==> flow/design.v <==
module SIGNAL_GENERATOR_ANALYZER
(
	input CLK_100MHz,
	input CLK_25MHz,
	output [15:0] MUAFR_MOSI_P,
	output [15:0] MUAFR_MOSI_N,
	input  logic [15:0] MUAFR_MISO_P,
	input  logic [15:0] MUAFR_MISO_N,
	input enable_generate,
	output [15:0] status_wire,
	output [15:0] status_gen
);
assign status_gen [15: 0] = status_gen_P [15: 0] & status_gen_N [15: 0];
assign kz = kz_N & kz_P;
localparam cnt_ETALON_WIRE_min = 48;
localparam cnt_ETALON_WIRE_max = 51;
localparam cnt_ETALON_GEN_min = 20;
localparam cnt_ETALON_GEN_max = 250;
localparam cnt_TRUE_SIGNAL_max = 120;
localparam cnt_TRUE_SIGNAL_min = 50;
assign MUAFR_MOSI_N [15: 0]  = ~ MUAFR_MOSI_P [15: 0];
localparam ITERATION = 102;
localparam FORM_MISO = 4'b1100;
logic [2: 0] prev_flag_signal_P;
logic [15: 0] status_gen_P;
logic [15: 0] status_gen_N;
logic [7: 0] cnt_kz_signal_P = 0;
logic [7: 0] cnt_kz_signal_N = 0;
logic kz;
logic kz_P;
logic kz_N;
logic [15: 0] fail = 16'hFFFF;
logic [3: 0] j;
logic flag_signal_P = 1;
logic [9: 0] cnt_true_channel [15: 0];
logic [9: 0] cnt_status_true; 
wire [8:0] test_cnt_1 [15: 0];
wire [8:0] test_cnt_0 [15: 0];
genvar i;
generate
	for (i = 0; i < 16; i = i + 1) 
	begin : generator
		SIGNAL_GENERATOR_ANALYZER_ONE_WIRE signal_generator_analyzer_one_wire
		(
			.CLK_100MHz(CLK_100MHz),
			.enable_generate(enable_generate),
			.MUAFR_MISO_P(MUAFR_MISO_P[i]),
			.MUAFR_MISO_N(MUAFR_MISO_N[i]),
			.test_cnt_1(test_cnt_1[i]),
			.test_cnt_0(test_cnt_0[i])
		);
	always @(posedge CLK_100MHz)
	if (enable_generate == 0)	
		if ((test_cnt_1 [i] > cnt_ETALON_GEN_min - 1) & (test_cnt_1 [i] < cnt_ETALON_GEN_max + 1))
			status_gen_P [i] <= 1; 
		else
			status_gen_P [i] <= 0;
	always @(posedge CLK_100MHz)
	if (enable_generate == 0)
		if ((test_cnt_0 [i] > cnt_ETALON_GEN_min - 1) & (test_cnt_0 [i] < cnt_ETALON_GEN_max + 1))
			status_gen_N [i] <= 1; 
		else
			status_gen_N [i] <= 0;
	end
endgenerate
always @(posedge CLK_100MHz)
begin
	if (enable_generate == 1)
	begin
		if (flag_signal_P == 1)		 
		begin
			if (prev_flag_signal_P [0] != flag_signal_P)
			begin
				MUAFR_MOSI_P [15: 0] <= 16'h0;
			end else
			begin
				MUAFR_MOSI_P [j] <= (enable_generate == 1) ? ( ((cnt_status_true  < (ITERATION - 6)) & (cnt_status_true >= 0)) ? 1 : 0) : 1'bz;  
			end
		end	else                                                                                                                                      
		begin 
			if (prev_flag_signal_P [0] != flag_signal_P)
			begin
				MUAFR_MOSI_P [15: 0] <= 16'hFFFF;
			end else
			begin			
				MUAFR_MOSI_P [j] <= (enable_generate == 1) ? ( ((cnt_status_true  < (ITERATION - 6)) & (cnt_status_true >= 0)) ? 0 : 1) : 1'bz;  
			end
		end
		prev_flag_signal_P [2] <= prev_flag_signal_P [1];
		prev_flag_signal_P [1] <= prev_flag_signal_P [0];
		prev_flag_signal_P [0] <= flag_signal_P;
		if (cnt_status_true  == (ITERATION - 3))  
		begin
			j <= j + 1;
			cnt_status_true <= 0;
			if (j == 15)
				flag_signal_P <= flag_signal_P + 1;
			if (fail[j] == 0)
				status_wire [j] <= 1; 
			else
				status_wire [j] <= 0;
		end else		
			cnt_status_true <= cnt_status_true + 1;
		if ((cnt_status_true  == (ITERATION - 4)) & (flag_signal_P == 0))  
			if ((cnt_true_channel [j] > (ITERATION >> 1)) & (cnt_true_channel [j] < (ITERATION << 1)) & (kz == 1))  
				fail[j] <= 0;
			else 
				fail[j] <= 1;
		if ((cnt_status_true  > (ITERATION - 7)) & (flag_signal_P == 0))  
			if (cnt_kz_signal_P > (ITERATION - 15))						
				kz_P <= 1;
			else
				kz_P <= 0;
		if ((cnt_status_true  > (ITERATION - 7)) & (flag_signal_P == 0))	 
			if (cnt_kz_signal_N > (ITERATION - 15))						
				kz_N <= 1;
			else
				kz_N <= 0;
		if (cnt_status_true  == (ITERATION - 4))  
			cnt_true_channel [j] <= 0;
		else	
			if ((MUAFR_MISO_P [j] == flag_signal_P) & (MUAFR_MISO_N [j] != flag_signal_P)) 
				cnt_true_channel [j] <= cnt_true_channel [j] + 1;
		if (cnt_status_true  == (ITERATION - 4))  
			cnt_kz_signal_P <= 0;
		else	
			if (((MUAFR_MISO_P [0] == MUAFR_MISO_P [j]) + (MUAFR_MISO_P [1] == MUAFR_MISO_P [j]) + (MUAFR_MISO_P [2] == MUAFR_MISO_P [j]) + (MUAFR_MISO_P [3] == MUAFR_MISO_P [j]) + (MUAFR_MISO_P [4] == MUAFR_MISO_P [j]) + (MUAFR_MISO_P [5] == MUAFR_MISO_P [j]) + (MUAFR_MISO_P [6] == MUAFR_MISO_P [j]) + (MUAFR_MISO_P [7] == MUAFR_MISO_P [j]) + (MUAFR_MISO_P [8] == MUAFR_MISO_P [j]) + (MUAFR_MISO_P [9] == MUAFR_MISO_P [j]) + (MUAFR_MISO_P [10] == MUAFR_MISO_P [j]) + (MUAFR_MISO_P [11] == MUAFR_MISO_P [j]) + (MUAFR_MISO_P [12] == MUAFR_MISO_P [j]) + (MUAFR_MISO_P [13] == MUAFR_MISO_P [j])) == 1)  
				cnt_kz_signal_P <= cnt_kz_signal_P + 1;
		if (cnt_status_true  == (ITERATION - 3)) 
			cnt_kz_signal_N <= 0;
		else	
			if (((MUAFR_MISO_N [0] == MUAFR_MISO_N [j]) + (MUAFR_MISO_N [1] == MUAFR_MISO_N [j]) + (MUAFR_MISO_N [2] == MUAFR_MISO_N [j]) + (MUAFR_MISO_N [3] == MUAFR_MISO_N [j]) + (MUAFR_MISO_N [4] == MUAFR_MISO_N [j]) + (MUAFR_MISO_N [5] == MUAFR_MISO_N [j]) + (MUAFR_MISO_N [6] == MUAFR_MISO_N [j]) + (MUAFR_MISO_N [7] == MUAFR_MISO_N [j]) + (MUAFR_MISO_N [8] == MUAFR_MISO_N [j]) + (MUAFR_MISO_N [9] == MUAFR_MISO_N [j]) + (MUAFR_MISO_N [10] == MUAFR_MISO_N [j]) + (MUAFR_MISO_N [11] == MUAFR_MISO_N [j]) + (MUAFR_MISO_N [12] == MUAFR_MISO_N [j]) + (MUAFR_MISO_N [13] == MUAFR_MISO_N [j])) > 13)  
				cnt_kz_signal_N <= cnt_kz_signal_N + 1;		
		end else
		begin	
			j <= 0; 
			cnt_true_channel [j] <= 0;
			cnt_status_true <= 0;
			flag_signal_P <= 0;
			MUAFR_MOSI_P <= 16'h0;  
		end
end
endmodule
module SIGNAL_GENERATOR_ANALYZER_ONE_WIRE
(
	input CLK_100MHz,
	input  	MUAFR_MISO_P,
	input  	MUAFR_MISO_N,
	input 	enable_generate,	
	input	flag_signal_P,
	output [11: 0] test_cnt_1,
	output [11: 0] test_cnt_0
);
localparam ITERATION = 1004; 
localparam FORM_IZP_TI = 8'b00001111;
localparam REFRESH = 104;  
logic [3: 0] prev_MUAFR_MISO_P;
logic [3: 0] prev_MUAFR_MISO_N;
logic flag_write = 0;
always @(posedge CLK_100MHz)
begin
	prev_MUAFR_MISO_P[3] <= prev_MUAFR_MISO_P[2];
	prev_MUAFR_MISO_P[2] <= prev_MUAFR_MISO_P[1];
	prev_MUAFR_MISO_P[1] <= prev_MUAFR_MISO_P[0];
	prev_MUAFR_MISO_P[0] <= MUAFR_MISO_P;
	prev_MUAFR_MISO_N[3] <= prev_MUAFR_MISO_N[2];
	prev_MUAFR_MISO_N[2] <= prev_MUAFR_MISO_N[1];
	prev_MUAFR_MISO_N[1] <= prev_MUAFR_MISO_N[0];
	prev_MUAFR_MISO_N[0] <= MUAFR_MISO_N;
end
logic [3: 0] cnt_sbros = 0;
logic [5: 0] cnt_ref = 0;
logic flag_clear = 0;
logic [15: 0] cnt_analyzer = 0;
logic [11: 0] cnt_skew_P = 0;
logic [11: 0] cnt_skew_N = 0;
always @(posedge CLK_100MHz)
begin
	if (enable_generate == 0)
		begin
			if ((~prev_MUAFR_MISO_P[2] & MUAFR_MISO_P) | (prev_MUAFR_MISO_P[2] & ~MUAFR_MISO_P))
				cnt_skew_P <= cnt_skew_P + 1;
			if ((~prev_MUAFR_MISO_N[2] & MUAFR_MISO_N) | (prev_MUAFR_MISO_N[2] & ~MUAFR_MISO_N))
				cnt_skew_N <= cnt_skew_N + 1;
			if (cnt_analyzer == (ITERATION - 2))
			begin
				cnt_skew_N <= 0;
				cnt_skew_P <= 0;
				test_cnt_1 <= cnt_skew_P;
				test_cnt_0 <= cnt_skew_N;
			end	
			if (cnt_analyzer == ITERATION)
				cnt_analyzer <= 0;
			else
				cnt_analyzer <= cnt_analyzer + 1;
		end else
		begin
			cnt_skew_P <= 0;
			cnt_skew_N <= 0;
			cnt_analyzer <= 0;		
		end
end		
endmodule
Step by step through the tools: SIGNAL_GENERATOR_ANALYZER
The steps from the RTL of SIGNAL_GENERATOR_ANALYZER to its reports follow in flow order.
Lines are those of the file above, counted from 1.
Library cell names are shortened.
{"block": "setup", "design": "SIGNAL_GENERATOR_ANALYZER", "clk_port": "CLK_100MHz", "lib": "sky130hd", "lib_corner": "tt_025C_1v80"}

Word-level counts
Counts by Yosys on the flattened word-level netlist (proc, flatten, opt, wreduce). Print and check cells are left out. Cells with the same type and inputs are merged into one.
Memory sizes are those after Yosys's memory passes, which may raise the word count (mostly to a power of two), join words into wider ones and drop unused or constant bits.
{"block": "bits", "register_bits": 1138, "ram_bits": 160, "clocked_rd_ports_x_width": 10, "memories": 1}
{"block": "op_classes", "addsub": 81, "cmp": 72, "eq_ne": 67, "shifts": 7, "mux": 58, "n_logic": 215, "reduce_and_logical": 57}
{"block": "memory_table", "name": "cnt_true_channel", "words": 16, "word_bits": 10, "read_ports": 1, "write_ports": 1, "line_no": 35, "source": "logic [9: 0] cnt_true_channel [15: 0];"}
{"block": "ops", "op": "equality test 16 x 10 -> 1 bit (second input constant)", "n": 32}
{"block": "ops", "op": "adder 12 x 1 -> 12 bit (second input constant)", "n": 32}
{"block": "ops", "op": "> comparator 9 x 5 -> 1 bit (second input constant)", "n": 32}
{"block": "ops", "op": "less-than comparator 9 x 8 -> 1 bit (second input constant)", "n": 32}
{"block": "ops", "op": "adder 16 x 1 -> 16 bit (second input constant)", "n": 16}
{"block": "ops", "op": "bitwise AND 1 bit", "n": 103}
{"block": "ops", "op": "OR 16 bit", "n": 6}
{"block": "ops", "op": "2-to-1 mux 16 bit", "n": 5}
{"block": "ops", "op": "inverter 1 bit", "n": 66}
{"block": "ops", "op": "OR reduction 2 bit", "n": 33}
{"block": "ops", "op": "bitwise AND 16 bit", "n": 4}
{"block": "ops", "op": "2-to-1 mux 10 bit", "n": 5}
{"block": "ops", "op": "variable part select 16 x 4 -> 1 bit", "n": 3}
{"block": "ops", "op": "AND reduction 2 bit", "n": 22}
{"block": "ops", "op": "2-to-1 mux 1 bit", "n": 44}
{"block": "ops", "op": "OR 1 bit", "n": 34}
{"block": "ops", "op": "variable shift 1 x 5 -> 16 bit", "n": 2}
{"block": "ops", "op": "variable shift 1 x 5 -> 16 bit (first input constant)", "n": 2}
{"block": "ops", "op": "inverter 16 bit", "n": 2}
{"block": "ops", "op": "equality test 1 bit", "n": 29}
{"block": "ops", "op": "adder 13 x 1 -> 14 bit", "n": 2}
{"block": "ops", "op": "adder 12 x 1 -> 13 bit", "n": 2}
{"block": "ops", "op": "adder 11 x 1 -> 12 bit", "n": 2}
{"block": "ops", "op": "adder 10 x 1 -> 11 bit", "n": 2}
{"block": "ops", "op": "adder 10 x 1 -> 10 bit (second input constant)", "n": 2}
{"block": "ops", "op": "equality test 10 x 7 -> 1 bit (second input constant)", "n": 2}
{"block": "ops", "op": "adder 9 x 1 -> 10 bit", "n": 2}
{"block": "ops", "op": "adder 8 x 1 -> 9 bit", "n": 2}
Not listed: further kinds 24, cells in them 37.

Depth
Depth = most cells in a row (Yosys ltp): at word level without a register or memory, in the mapped netlist without a sequential cell, where the memories' decode and read muxes count.
{"block": "depth", "ltp_word": 18, "ABC_AREA": 1, "ltp_mapped": 24, "mapped_depth_nobuf": 23}

Mapped cells and area
Yosys stat after the flow's synthesis: flattened, memories mapped to cells. It holds for the ABC_AREA given above (unset counts as 0); a run with the other value may have another netlist.
Totals and module areas in this step are rounded.
{"block": "mapped", "cells": 5229, "yosys_area_mm2": 0.0497, "seq_area_mm2": 0.0295, "ff_cells": 1206, "buffers": 95}
{"block": "types", "cell": "edfxtp_1", "n": 531, "area_total_um2": 1.59E+04}
{"block": "types", "cell": "dfxtp_1", "n": 675, "area_total_um2": 1.35E+04}
{"block": "types", "cell": "nand2_1", "n": 876, "area_total_um2": 3.29E+03}
{"block": "types", "cell": "inv_1", "n": 659, "area_total_um2": 2.47E+03}
{"block": "types", "cell": "nor2_1", "n": 594, "area_total_um2": 2.23E+03}
{"block": "types", "cell": "a21oi_1", "n": 314, "area_total_um2": 1.57E+03}
{"block": "types", "cell": "nand3_1", "n": 312, "area_total_um2": 1.56E+03}
{"block": "types", "cell": "ha_1", "n": 101, "area_total_um2": 1.26E+03}
{"block": "types", "cell": "xor2_1", "n": 130, "area_total_um2": 1.14E+03}
{"block": "types", "cell": "nor3_1", "n": 187, "area_total_um2": 935.898}
{"block": "types", "cell": "o21ai_0", "n": 154, "area_total_um2": 770.739}
{"block": "types", "cell": "nand4_1", "n": 114, "area_total_um2": 713.184}
{"block": "types", "cell": "xnor2_1", "n": 78, "area_total_um2": 683.155}
{"block": "types", "cell": "nor3b_1", "n": 69, "area_total_um2": 517.997}
{"block": "types", "cell": "or2_2", "n": 48, "area_total_um2": 300.288}
{"block": "types", "cell": "o21a_1", "n": 38, "area_total_um2": 285.274}
{"block": "types", "cell": "fa_1", "n": 12, "area_total_um2": 240.23}
{"block": "types", "cell": "a221oi_1", "n": 25, "area_total_um2": 218.96}
Not listed: further types 38, cells in them 312.

Path before layout
Path of least setup slack by OpenSTA after synthesis, without wires, with an ideal clock, recovery checks aside; 20% of the period is set as input and as output delay. Where synthesis merged equal registers, the netlist keeps one of their names.
{"block": "synth_timing", "path_kind": "input -> register", "from": "in MUAFR_MISO_P[7]", "to": "reg cnt_kz_signal_P[0]", "clock_period_ps": 7510, "input_delay_ps": 1502, "setup_ps": 376, "t_first_pin_ps": 1502, "arrival_ps": 5610, "required_ps": 7134, "path_slack_ps": 1523, "delay_ps": 4484, "driving_pins": 22, "n_path_buf": 1, "period_less_setup_slack_ps": 5987}
"delay_ps" is the arrival time less input delay plus setup time.
"driving_pins": output pins that drive a net of the path, with the launching flip-flop's if there is one; two outputs of one cell count as two.
"period_less_setup_slack_ps" = period - worst setup slack (recovery checks aside). The figure is calculated, with input and output delays left at 20% of the set period.
The rows between start and end are the longest chain of elaborated cells between them; the timing report does not say that the signal goes this way. Where chains are equally long, one stands for them.
Each line given opens the expression or statement behind the cell; cells for indexed reads and writes are added by Yosys, which also makes memories of some case tables.
The path ends at the enable pin of a flip-flop; only ways to that pin are counted.
{"block": "synth_between", "path_cell_list": "inv_1 > nand2_1 > o211ai_1 > nand2_1 > nand2_1 > nand2_2 > nor2_8 > buf_4 > xor2_1 > ha_1 > inv_1 > fa_1 > fa_1 > inv_1 > fa_1 > ha_1 > inv_1 > fa_1 > a211o_1 > nand2_1 > o211ai_1 > a21oi_1", "elab_chain_cells": 18}
{"block": "synth_rtl", "item": "start, declared", "line_no": 7, "source": "input logic [15:0] MUAFR_MISO_P,"}
{"block": "synth_rtl", "item": "variable part select 16 x 4 -> 1 bit", "line_no": 127, "source": "if (((MUAFR_MISO_P [0] == MUAFR_MISO_P [j]) + (MUAFR_MISO_P [1] == MUAFR_MISO_P [j]) + (MUAFR_MISO_P [2] == MU ..."}
{"block": "synth_rtl", "item": "equality test 1 bit", "line_no": 127}
{"block": "synth_rtl", "item": "adder 1 x 1 -> 2 bit", "line_no": 127}
{"block": "synth_rtl", "item": "adder 2 x 1 -> 3 bit", "line_no": 127}
{"block": "synth_rtl", "item": "adder 3 x 1 -> 4 bit", "line_no": 127}
{"block": "synth_rtl", "item": "adder 4 x 1 -> 5 bit", "line_no": 127}
{"block": "synth_rtl", "item": "adder 5 x 1 -> 6 bit", "line_no": 127}
{"block": "synth_rtl", "item": "(+4 left out)"}
{"block": "synth_rtl", "item": "adder 10 x 1 -> 11 bit", "line_no": 127}
{"block": "synth_rtl", "item": "adder 11 x 1 -> 12 bit", "line_no": 127}
{"block": "synth_rtl", "item": "adder 12 x 1 -> 13 bit", "line_no": 127}
{"block": "synth_rtl", "item": "adder 13 x 1 -> 14 bit", "line_no": 127}
{"block": "synth_rtl", "item": "equality test 14 x 1 -> 1 bit", "line_no": 127}
{"block": "synth_rtl", "item": "nonzero test 2 bit"}
{"block": "synth_rtl", "item": "AND reduction 2 bit"}
{"block": "synth_rtl", "item": "end, assigned", "line_no": 125, "source": "cnt_kz_signal_P <= 0;"}
{"block": "synth_rtl", "item": "end, assigned", "line_no": 128, "source": "cnt_kz_signal_P <= cnt_kz_signal_P + 1;"}
{"block": "synth_rtl", "item": "end, declared", "line_no": 27, "source": "logic [7: 0] cnt_kz_signal_P = 0;"}

Timing after layout
From the final timing report of job 1: the path of least setup slack in the routed layout; clock arrival at registers is part of the times.
The report prints the path's times to 10 ps; the period is as set.
{"block": "layout_timing", "path_kind": "input -> register", "from": "in MUAFR_MISO_P[6]", "to": "reg cnt_kz_signal_P[0]", "clock_period_ps": 8990, "input_delay_ps": 1800, "setup_ps": 370, "t_first_pin_ps": 1800, "arrival_ps": 7190, "required_ps": 9330, "path_slack_ps": 2140, "driving_pins": 20, "n_path_buf": 1}
The rows between start and end are the longest chain of elaborated cells between them; the timing report does not say that the signal goes this way. Where chains are equally long, one stands for them.
The path ends at the enable pin of a flip-flop; only ways to that pin are counted.
{"block": "layout_between", "path_cell_list": "clkdlybuf4s50_1 > o211ai_1 > nand2_1 > nand2_1 > nand2_2 > nor2_8 > xor2_1 > ha_1 > inv_1 > fa_1 > fa_1 > inv_1 > fa_1 > ha_1 > inv_1 > fa_1 > a211o_1 > nand2_1 > o211ai_1 > a21oi_1", "elab_chain_cells": 18}
{"block": "layout_rtl", "item": "start, declared", "line_no": 7, "source": "input logic [15:0] MUAFR_MISO_P,"}
{"block": "layout_rtl", "item": "variable part select 16 x 4 -> 1 bit", "line_no": 127, "source": "if (((MUAFR_MISO_P [0] == MUAFR_MISO_P [j]) + (MUAFR_MISO_P [1] == MUAFR_MISO_P [j]) + (MUAFR_MISO_P [2] == MU ..."}
{"block": "layout_rtl", "item": "equality test 1 bit", "line_no": 127}
{"block": "layout_rtl", "item": "adder 1 x 1 -> 2 bit", "line_no": 127}
{"block": "layout_rtl", "item": "adder 2 x 1 -> 3 bit", "line_no": 127}
{"block": "layout_rtl", "item": "adder 3 x 1 -> 4 bit", "line_no": 127}
{"block": "layout_rtl", "item": "adder 4 x 1 -> 5 bit", "line_no": 127}
{"block": "layout_rtl", "item": "adder 5 x 1 -> 6 bit", "line_no": 127}
{"block": "layout_rtl", "item": "(+4 left out)"}
{"block": "layout_rtl", "item": "adder 10 x 1 -> 11 bit", "line_no": 127}
{"block": "layout_rtl", "item": "adder 11 x 1 -> 12 bit", "line_no": 127}
{"block": "layout_rtl", "item": "adder 12 x 1 -> 13 bit", "line_no": 127}
{"block": "layout_rtl", "item": "adder 13 x 1 -> 14 bit", "line_no": 127}
{"block": "layout_rtl", "item": "equality test 14 x 1 -> 1 bit", "line_no": 127}
{"block": "layout_rtl", "item": "nonzero test 2 bit"}
{"block": "layout_rtl", "item": "AND reduction 2 bit"}
{"block": "layout_rtl", "item": "end, assigned", "line_no": 125, "source": "cnt_kz_signal_P <= 0;"}
{"block": "layout_rtl", "item": "end, assigned", "line_no": 128, "source": "cnt_kz_signal_P <= cnt_kz_signal_P + 1;"}
{"block": "layout_rtl", "item": "end, declared", "line_no": 27, "source": "logic [7: 0] cnt_kz_signal_P = 0;"}

FLOW RESULTS
============

Module SIGNAL_GENERATOR_ANALYZER, platform sky130hd: 2 stored runs of the flow (Yosys, OpenROAD) with differing settings, in no particular order. Input and output delays are each 20% of the period that was set; the output load is 0.01 pF.
"period_less_ws_ps" is the run's clock period less its worst setup slack. It is reckoned from that one timing run; input and output delays stay at 20% of the period that was set.
By "worst_path_allowed_less_slack_ps" is meant the share of the clock period that the worst setup path is allowed (20% is reserved at inputs, 20% at outputs), minus its slack. Clock arrival times at its registers enter into it.
"total_power_uw" is the tool's figure for a default switching activity; nothing was simulated.
"worst_path_allowed_less_slack_ps" is known to 10 ps.
Results are given in rounded form.

{"run": "job 1", "settings": { "period_ns": 8.99, "CORE_UTILIZATION": 27, "PLACE_DENSITY": 0.44, "CORE_ASPECT_RATIO": 1.98, "ABC_AREA": 1, "CTS_CLUSTER_SIZE": 36, "MAX_ROUTING_LAYER": "met5", "CAP_MARGIN": 20, "CORE_MARGIN": 2, "SLEW_MARGIN": 20 }, "results": { "synth_chip_area_mm2": 0.0497, "design.die.area_mm2": 0.188, "post_route_util_pct": 31.4, "fin_ws_ps": 2140, "tns_ps": 0, "total_power_uw": 11600, "period_less_ws_ps": 6847, "worst_path_allowed_less_slack_ps": 5050, "worst_setup_path_type": "input -> register" }}
{"run": "job 2", "settings": { "period_ns": 10.9, "CORE_UTILIZATION": 65, "SETUP_SLACK_MARGIN": 1.13, "PLACE_DENSITY_LB_ADDON": 0.25, "CORE_MARGIN": 4, "ABC_AREA": 0, "CTS_CLUSTER_DIAMETER": 226, "CAP_MARGIN": 20, "SLEW_MARGIN": 20 }, "results": { "synth_chip_area_mm2": 0.0474, "design.die.area_mm2": 0.0773, "post_route_util_pct": 74.5, "fin_ws_ps": 2870, "tns_ps": 0, "total_power_uw": 9540, "period_less_ws_ps": 8033, "worst_path_allowed_less_slack_ps": 5850, "worst_setup_path_type": "input -> register" }}
